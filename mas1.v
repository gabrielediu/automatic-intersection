==> flow/design.v <==
module mas1(
    input clk_1hz,
    input service_i, 
    input rst_n_i,
    output w_n,
    output w_e,
    output w_v,
    output w_s,
    output w_p,
    output service_o,
    output wait_idle,
    output tranzit_n,
    output tranzit_e,
    output tranzit_v,
    output tranzit_s,
    output tranzit_w,
    output reg [7:0] counter_o 
);
localparam IDLE_TIME = 1; 
localparam TRANSITION_TIME = 2;
localparam WORK_N_TIME = 18; 
localparam WORK_E_TIME = 24; 
localparam WORK_V_TIME = 18;
localparam WORK_S_TIME = 15;
localparam WORK_P_TIME = 11; 
localparam FINISH_TIME = 8'd113;
localparam idle_s = 4'b0000; 
localparam tranzit_idle_s = 4'b0001; 
localparam work_n = 4'b0010; 
localparam tranzit_nord_s = 4'b0011; 
localparam work_e = 4'b0100; 
localparam tranzit_est_s = 4'b0101; 
localparam work_v = 4'b0110;
localparam tranzit_vest_s = 4'b0111; 
localparam work_s = 4'b1000; 
localparam tranzit_sud_s = 4'b1001; 
localparam work_p = 4'b1010; 
localparam counter_s = 4'b1011;
reg [7:0] cnt_time; 
reg toggle; 
reg [3:0] curent_state;
reg [3:0] next_state;
always @(posedge clk_1hz or negedge rst_n_i) begin
    if (~rst_n_i)
        cnt_time <= 8'd0;
    else if (cnt_time == FINISH_TIME) 
        cnt_time <= 8'd0;
    else if (service_i)
        cnt_time <= cnt_time + 1;
end
always @(posedge clk_1hz or negedge rst_n_i) begin
    if (~rst_n_i)
        toggle <= 1'b0;
    else if (~service_i)
        toggle <= ~toggle;
end
always @(posedge clk_1hz or negedge rst_n_i) begin
    if (~rst_n_i)
        curent_state <= idle_s;
    else if (service_i)
        curent_state <= next_state;
end
always @(*) begin
    if (service_i) begin
        case (curent_state)
            idle_s: begin
                if (cnt_time == IDLE_TIME)
                    next_state = tranzit_idle_s;
                else
                    next_state = idle_s;
            end
            tranzit_idle_s: next_state = work_n;
            work_n: begin
                if (cnt_time == IDLE_TIME + TRANSITION_TIME + WORK_N_TIME)
                    next_state = tranzit_nord_s;
                else
                    next_state = work_n;
            end
            tranzit_nord_s: next_state = work_e;
            work_e: begin
                if (cnt_time == IDLE_TIME + (2 * TRANSITION_TIME) + WORK_N_TIME + WORK_E_TIME)
                    next_state = tranzit_est_s;
                else
                    next_state = work_e;
            end
            tranzit_est_s: next_state = work_v;
            work_v: begin
                if (cnt_time == IDLE_TIME + (3 * TRANSITION_TIME) + WORK_N_TIME + WORK_E_TIME + WORK_V_TIME)
                    next_state = tranzit_vest_s;
                else
                    next_state = work_v;
            end
            tranzit_vest_s: next_state = work_s;
            work_s: begin
                if (cnt_time == IDLE_TIME + (4 * TRANSITION_TIME) + WORK_N_TIME + WORK_E_TIME + WORK_V_TIME + WORK_S_TIME)
                    next_state = tranzit_sud_s;
                else
                    next_state = work_s;
            end
            tranzit_sud_s: next_state = work_p;
            work_p: begin
                if (cnt_time == IDLE_TIME + (5 * TRANSITION_TIME) + WORK_N_TIME + WORK_E_TIME + WORK_V_TIME + WORK_S_TIME + WORK_P_TIME)
                    next_state = counter_s;
                else
                    next_state = work_p;
            end
            counter_s: begin
                if (cnt_time == FINISH_TIME)
                    next_state = idle_s;
                else
                    next_state = counter_s;
            end
            default: next_state = idle_s;
        endcase
    end else begin
        next_state = idle_s;
    end
end
always @(posedge clk_1hz or negedge rst_n_i) begin
    if (~rst_n_i)
        counter_o <= 8'd0;
    else begin
        case (curent_state)
            idle_s: counter_o <= IDLE_TIME - cnt_time;
            work_n: counter_o <= IDLE_TIME + TRANSITION_TIME + WORK_N_TIME - cnt_time;
            work_e: counter_o <= IDLE_TIME + (2 * TRANSITION_TIME) + WORK_N_TIME + WORK_E_TIME - cnt_time;
            work_v: counter_o <= IDLE_TIME + (3 * TRANSITION_TIME) + WORK_N_TIME + WORK_E_TIME + WORK_V_TIME - cnt_time;
            work_s: counter_o <= IDLE_TIME + (4 * TRANSITION_TIME) + WORK_N_TIME + WORK_E_TIME + WORK_V_TIME + WORK_S_TIME - cnt_time;
            work_p: counter_o <= IDLE_TIME + (5 * TRANSITION_TIME) + WORK_N_TIME + WORK_E_TIME + WORK_V_TIME + WORK_S_TIME + WORK_P_TIME - cnt_time;
            default: counter_o <= 8'd0;
        endcase
    end
end
assign w_n = (curent_state == work_n) && service_i;
assign w_e = (curent_state == work_e) && service_i;
assign w_v = (curent_state == work_v) && service_i;
assign w_s = (curent_state == work_s) && service_i;
assign w_p = (~service_i) ? toggle : (curent_state == work_p);
assign service_o = (curent_state != idle_s);
assign wait_idle = (curent_state == idle_s);
assign tranzit_n = (~service_i) ? toggle :(curent_state == tranzit_nord_s) && service_i;
assign tranzit_e = (~service_i) ? toggle : (curent_state == tranzit_est_s);
assign tranzit_v = (~service_i) ? toggle : (curent_state == tranzit_vest_s);
assign tranzit_s = (~service_i) ? toggle : (curent_state == tranzit_sud_s);
assign tranzit_w = (curent_state == tranzit_idle_s) && service_i;
endmodule
Tool chain data of mas1
What the tools print for mas1, step after step.
Line numbers count from 1 in the design file above.
Cell names lack the library's common part.
{ "design": {"top_module": "mas1", "clk_port": "clk_1hz", "cell_library": "sky130hd", "lib_corner": "tt_025C_1v80"} }

After elaboration
Yosys after proc, flatten, opt, wreduce and memory -nomap, before mapping. Memory bits, and registers merged into a memory's read port (data or address), are not among the register bits. Print and check cells are not counted. Equal cells are merged and count once.
{ "bits": {"reg_bits": 21, "word_cells": 55} }
{ "op_classes": {"addsub": 7, "eq_ne": 18, "muxes": 16, "bitwise": 1, "reduce_logical": 9} }
{ "op_table": {"columns": ["cell", "n"], "rows": [
  ["case mux 4 bit (select 12 bit)", 1],
  ["case mux 8 bit (select 6 bit)", 1],
  ["equality test 8 x 7 -> 1 bit (second input constant)", 4],
  ["subtractor 7 x 8 -> 8 bit (first input constant)", 3],
  ["equality test 4 x 3 -> 1 bit (second input constant)", 4],
  ["equality test 4 bit (second input constant)", 4],
  ["two-way mux 8 bit", 2],
  ["two-way mux 1 bit", 11],
  ["subtractor 1 x 8 -> 8 bit (first input constant)", 1],
  ["equality test 4 x 2 -> 1 bit (second input constant)", 2],
  ["subtractor 5 x 8 -> 8 bit (first input constant)", 1],
  ["subtractor 6 x 8 -> 8 bit (first input constant)", 1],
  ["adder 8 x 1 -> 8 bit (second input constant)", 1],
  ["equality test 8 x 1 -> 1 bit (second input constant)", 1],
  ["equality test 8 x 5 -> 1 bit (second input constant)", 1],
  ["equality test 8 x 6 -> 1 bit (second input constant)", 1],
  ["logical AND 1 bit", 6],
  ["equality test 4 x 1 -> 1 bit (second input constant)", 1],
  ["zero test 4 bit", 1],
  ["nonzero test 4 bit", 1],
  ["two-way mux 4 bit", 1],
  ["nonzero test 2 bit", 1],
  ["inverter 1 bit", 1]
]} }

Longest topological paths
Longest topological path by Yosys (ltp), each cell counted once; first at word level (registers and memories cut), then after technology mapping (sequential cells cut; the memories' decode and read muxes count).
{ "depth": {"ltp_word": 3, "ABC_AREA": 0, "depth_mapped": 8} }

Mapped cells and area
The flow's flattened synthesis, as Yosys stat reports it; memories are mapped. The netlist is that of the ABC_AREA named above (0 if unset); the other value can give another one.
{ "by_type": {"columns": ["cell_type", "n"], "rows": [
  ["dfrtp_1", 21],
  ["ha_1", 15],
  ["xnor2_1", 12],
  ["nor2_1", 26],
  ["nand2_1", 19],
  ["a21oi_1", 14],
  ["o21ai_0", 11],
  ["a31oi_1", 8],
  ["o211ai_1", 5],
  ["buf_2", 7],
  ["clkbuf_1", 9],
  ["nand2b_1", 5],
  ["nor2b_1", 5],
  ["mux2i_1", 3],
  ["o21ai_1", 6],
  ["or4b_1", 3],
  ["o221ai_1", 3],
  ["nand3_1", 5]
]} }
Other cell types: 37; their cells: 65.
{ "mapped": {"cells": 242, "area_um2": 1939.4, "flip_flops": 21} }

Timing after synthesis
Path of least setup slack by OpenSTA after synthesis, without wires, with an ideal clock, recovery checks aside; 20% of the period is set as input and as output delay. Where synthesis merged equal registers, the netlist keeps one of their names.
{ "synth_path": {"kind": "flip-flop to flip-flop", "startpoint": "register cnt_time[2]", "endpoint": "register curent_state[0]", "clock_period_ns": 2.15, "t_arrival_ns": 2.077, "required_time_ns": 2.046, "slack_ns": -0.031, "path_delay_ns": 2.181, "path_stages": 9, "synth_period_reached_ns": 2.181} }
"path_delay_ns" = arrival - input delay + setup time.
"path_stages": output pins that drive a net of the path, with the launching flip-flop's if there is one; two outputs of one cell count as two.
"synth_period_reached_ns" is the clock period less the worst setup slack; recovery checks do not enter. This is arithmetic on one report: input and output delays are still those of the set period (20% each).
Between the ends stands the longest chain of elaborated cells between them, by number of cells; it is not shown to be the way that was timed. Of several equally long chains one is given.
A line is the first line of the expression or statement that the cell stems from. Yosys adds cells for indexed reads and writes and turns some case tables into memories.
A register here has more assigning lines than the two given.
{ "synth_between": {"path_cell_list": "dfrtp_1 -> inv_1 -> ha_1 -> or3b_1 -> clkbuf_1 -> nor2_1 -> a31oi_1 -> or4_1 -> o311ai_1", "elab_chain_cells": 3} }
{ "synth_rtl": {"columns": ["element", "line", "source"], "rows": [
  ["start, declared", 39, "reg [7:0] cnt_time;"],
  ["start, assigned", 45, "cnt_time <= 8'd0;"],
  ["start, assigned", 49, "cnt_time <= cnt_time + 1;"],
  ["equality test 8 x 7 -> 1 bit", 108, "if (cnt_time == FINISH_TIME)"],
  ["two-way mux 4 bit", 108, null],
  ["case mux 4 bit (select 12 bit)", 65, "case (curent_state)"],
  ["end, assigned", 59, "curent_state <= idle_s;"],
  ["end, assigned", 61, "curent_state <= next_state;"],
  ["end, declared", 41, "reg [3:0] curent_state;"]
]} }

Path in the finished layout
From the final timing report of stored run 1: the path of least setup slack in the routed layout; clock arrival at registers is part of the times.
{ "layout_path": {"kind": "input port to output port", "startpoint": "input service_i", "endpoint": "output tranzit_v", "clock_period_ns": 3.88, "input_delay_ns": 0.78, "output_delay_ns": 0.78, "t_arrival_ns": 2.44, "required_time_ns": 3.10, "slack_ns": 0.67, "path_stages": 5} }
Between the ends stands the longest chain of elaborated cells between them, by number of cells; it is not shown to be the way that was timed. Of several equally long chains one is given.
{ "layout_between": {"path_cell_list": "clkdlybuf4s50_1 -> clkinv_1 -> nand2_1 -> o21ai_0 -> clkdlybuf4s50_1", "elab_chain_cells": 1} }
{ "layout_rtl": {"columns": ["element", "line", "source"], "rows": [
  ["start, declared", 3, "input service_i,"],
  ["two-way mux 1 bit", 143, "assign tranzit_v = (~service_i) ? toggle : (curent_state == tranzit_vest_s);"],
  ["end, declared", 14, "output tranzit_v,"]
]} }

Hand-over note for mas1

2 stored runs of mas1 in the flow (synthesis by Yosys, layout by OpenROAD, sky130hd cells), in arbitrary order. Constraints: input delay and output delay 20% of the set period each, output load 0.01 pF.
By "period reached" is meant the clock period of the run minus its worst setup slack. This is arithmetic on one report: input and output delays are still those of the set period (20% each).
"time on the worst setup path" means the part of the period allowed to the worst setup path (the constraints hold back 20% at inputs and 20% at outputs) less its slack; where the path has registers, the arrival times of their clocks count too.
"power consumption" is the tool's figure for a default switching activity; nothing was simulated.

==> stored run 1: settings <==
{ "period_ns": 3.88, "CORE_UTILIZATION": 39, "PLACE_DENSITY": 0.52, "CORE_MARGIN": 7, "CELL_PAD_IN_SITES_GLOBAL_PLACEMENT": 0, "CELL_PAD_IN_SITES_DETAIL_PLACEMENT": 1, "TNS_END_PERCENT": 90, "ABC_AREA": 0, "GPL_ROUTABILITY_DRIVEN": 1, "CAP_MARGIN": 5, "MIN_ROUTING_LAYER": "met2", "SLEW_MARGIN": 20 }
==> stored run 1: results <==
period reached: 3.212 ns
std-cell area (final layout): 2,214.6 um^2
final setup TNS: 0.000 ns
die outline area: 7,142.8 um^2
mapped cell area after synthesis: 1,939.4 um^2
time on the worst setup path: 1.66 ns
critical path type: input port to output port
power consumption: 2,008 uW
setup slack of the worst path: 0.668 ns
utilization after layout: 46.6%

==> stored run 2: settings <==
{ "period_ns": 1.54, "CORE_UTILIZATION": 72, "SETUP_SLACK_MARGIN": -0.15, "PLACE_DENSITY": 0.77, "HOLD_SLACK_MARGIN": 0.09, "CORE_ASPECT_RATIO": 0.94, "CORE_MARGIN": 4, "CELL_PAD_IN_SITES_GLOBAL_PLACEMENT": 0, "CELL_PAD_IN_SITES_DETAIL_PLACEMENT": 2, "TNS_END_PERCENT": 55, "CTS_CLUSTER_SIZE": 58, "SLEW_MARGIN": 0, "CAP_MARGIN": 20 }
==> stored run 2: results <==
unfinished; error DPL-0038 in placement

End of note.
