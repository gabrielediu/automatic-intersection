==> flow/design.v <==
module divizor_frecventa
(
    input clk_i,  
    output reg clk_o_1hz,  
    output reg clk_o_20khz  
);
reg[26:0] counter1 = 27'd0;
parameter DIVISOR1 = 27'd100000000;
reg[26:0] counter2 = 27'd0;
parameter DIVISOR2 = 27'd5000;
always @(posedge clk_i)
    begin
        counter1 <= counter1 + 27'd1;
        if(counter1>=(DIVISOR1-1))
            counter1 <= 27'd0;
        clk_o_1hz <= (counter1<(DIVISOR1/2))?1'b1:1'b0;
    end
always @(posedge clk_i)
    begin
        counter2 <= counter2 + 27'd1;
        if(counter2>=(DIVISOR2-1))
            counter2 <= 27'd0;
        clk_o_20khz <= (counter2<DIVISOR2/2)?1'b1:1'b0;
    end
endmodule
# Reports on divizor_frecventa
# What the tools print for divizor_frecventa, step after step.
# Line numbers count from 1 in the design file above.
# Library cell names are shortened.
# Not given: --
# setup
top_module	divizor_frecventa
clock_port	clk_i
lib	sky130hd
lib_corner	tt_025C_1v80

# Word-level counts
# Yosys after proc, flatten, opt, wreduce and memory -nomap, before mapping. Enables and synchronous resets that opt folds into registers are not counted as muxes. Memory bits, and registers merged into a memory's read port (data or address), are not among the register bits. Print and check cells are not counted. Equal cells are merged and count once.
# op_classes
addsub	2
compare	4
n_mux	2
# ops
operator	n
adder 27 x 1 -> 27 bit with constant B	2
< comparator 27 x 12 -> 1 bit with constant B	1
greater-or-equal comparator 27 x 13 -> 1 bit with constant B	1
< comparator 27 x 26 -> 1 bit with constant B	1
greater-or-equal comparator 27 bit with constant B	1
two-way mux 1 bit	2
# word_totals
reg_bits	56
in_bits	1
out_inout_bits	2
elab_cells	12

# Depth
# Longest topological path by Yosys (ltp), each cell counted once; first at word level (registers and memories cut), then after technology mapping (sequential cells cut; the memories' decode and read muxes count).
# logic_depth
depth_word	2
abc_area	0
depth_mapped	7

# Synthesis result
# Source: synth_stat.txt of the flow (Yosys; design flattened, memories mapped). It holds for the ABC_AREA given above (unset counts as 0); a run with the other value may have another netlist.
# The area totals of this step are shown rounded.
# mapped
cell_count	246
mapped_area_um2	2300
ff_cells	56
# types
cell_type	n	type_area_um2
dfxtp_1	56	1.12E+03
xor2_1	22	192.685
nor2_1	43	161.405
xnor2_1	11	96.342
nand3_1	16	80.077
nand2_1	21	78.826
nor3_1	15	75.072
nand4_1	11	68.816
and3_1	7	43.792
a21oi_1	5	25.024
ha_1	2	25.024
nor4_1	4	25.024
nor4b_4	1	23.773
o31ai_1	3	22.522
nand4_4	1	21.27
nor4_4	1	21.27
nand2b_1	3	18.768
buf_2	3	15.014
# Not listed: further types 16, cells in them 21.

# Worst setup path after synthesis
# Path of least setup slack by OpenSTA after synthesis, without wires, with an ideal clock, recovery checks aside; 20% of the period is set as input and as output delay. Where synthesis merged equal registers, the netlist keeps one of their names.
# synth_timing
path_type	reg2reg
startpoint	register counter1[0]
endpoint	register counter1[17]
period_ns	1.51
setup_ns	0.117
t_first_pin_ns	0.000
arrival_time_ns	1.451
required_time_ns	1.393
slack_ns	-0.058
path_delay_ns	1.568
stages	8
path_buffers	1
synth_period_reached_ns	1.568
# "path_delay_ns" is the arrival time less input delay plus setup time.
# "stages" counts driving pins, that of a launching flip-flop among them; a cell with two outputs on the path counts twice.
# "synth_period_reached_ns" = period - worst setup slack (recovery checks aside). The figure is calculated, with input and output delays left at 20% of the set period.
# Between the ends stands the longest chain of elaborated cells between them, by number of cells; it is not shown to be the way that was timed. Of several equally long chains one is given.
# A line is the first line of the expression or statement that the cell stems from. Yosys adds cells for indexed reads and writes and turns some case tables into memories.
# synth_between
cell_sequence	dfxtp_1 > ha_1 > a21oi_1 > o31ai_1 > nand4_1 > nand3_1 > buf_2 > nor2_1
elab_chain_cells	1
# synth_rtl
item	line_no	text
start: declaration	7	reg[26:0] counter1 = 27'd0;
start: assignment	13	counter1 <= counter1 + 27'd1;
start: assignment	15	counter1 <= 27'd0;
adder 27 x 1 -> 27 bit	13
end: assignment	13
end: assignment	15
end: declaration	7

# Timing after layout
# From the final timing report of flow run A: the path of least setup slack in the routed layout; clock arrival at registers is part of the times.
# layout_timing
path_type	reg2reg
startpoint	register counter2[0]
endpoint	register counter2[1]
period_ns	1.25
setup_ns	0.06
t_first_pin_ns	0.30
arrival_time_ns	1.79
required_time_ns	1.50
slack_ns	-0.29
stages	7
path_buffers	0
# Between the ends stands the longest chain of elaborated cells between them, by number of cells; it is not shown to be the way that was timed. Of several equally long chains one is given.
# layout_between
cell_sequence	dfxtp_4 > ha_4 > nand2_4 > nand4b_1 > a211oi_4 > nor2b_4 > nor3b_2
elab_chain_cells	1
# layout_rtl
item	line_no	text
start: declaration	9	reg[26:0] counter2 = 27'd0;
start: assignment	20	counter2 <= counter2 + 27'd1;
start: assignment	22	counter2 <= 27'd0;
adder 27 x 1 -> 27 bit	20
end: assignment	20
end: assignment	22
end: declaration	9

# Settings and measured results of 2 stored flow runs for module divizor_frecventa (sky130hd), not sorted in any way. The constraints put input and output delay at 20% of the set period each and load the outputs with 0.01 pF.
# "worst_path_ns" means the part of the period allowed to the worst setup path (the constraints hold back 20% at inputs and 20% at outputs) less its slack; where the path has registers, the arrival times of their clocks count too.
# "power.total_uw" rests on the timing tool's default activity at the inputs, not on a simulated workload.
# The results are shown rounded.
# Among the settings, - means not set for that run.
# Among the results, - means that no value is shown for the run.
stored run	period_ns	CAP_MARGIN	CORE_MARGIN	CORE_UTILIZATION	SLEW_MARGIN	PLACE_DENSITY	CORE_ASPECT_RATIO	CELL_PAD_IN_SITES_GLOBAL_PLACEMENT	TNS_END_PERCENT	GPL_TIMING_DRIVEN	GPL_ROUTABILITY_DRIVEN	synth_area_um2	fin_util_pct	ws_setup_ns	layout_stdcell_area_um2	design_die_area_um2	worst_path_ns	critical_path_kind	power.total_uw	tns_ns
flow run A	1.25	20	2	40	20	-	-	-	-	-	-	2300	63	-0.29	3400	6300	1.54	reg2reg	2800	-10
flow run B	2.2	35	2	51	20	0.87	0.86	3	60	1	1	-	-	-	-	-	-	-	-	-
# Flow run B: incomplete, placement halted on GPL-0301
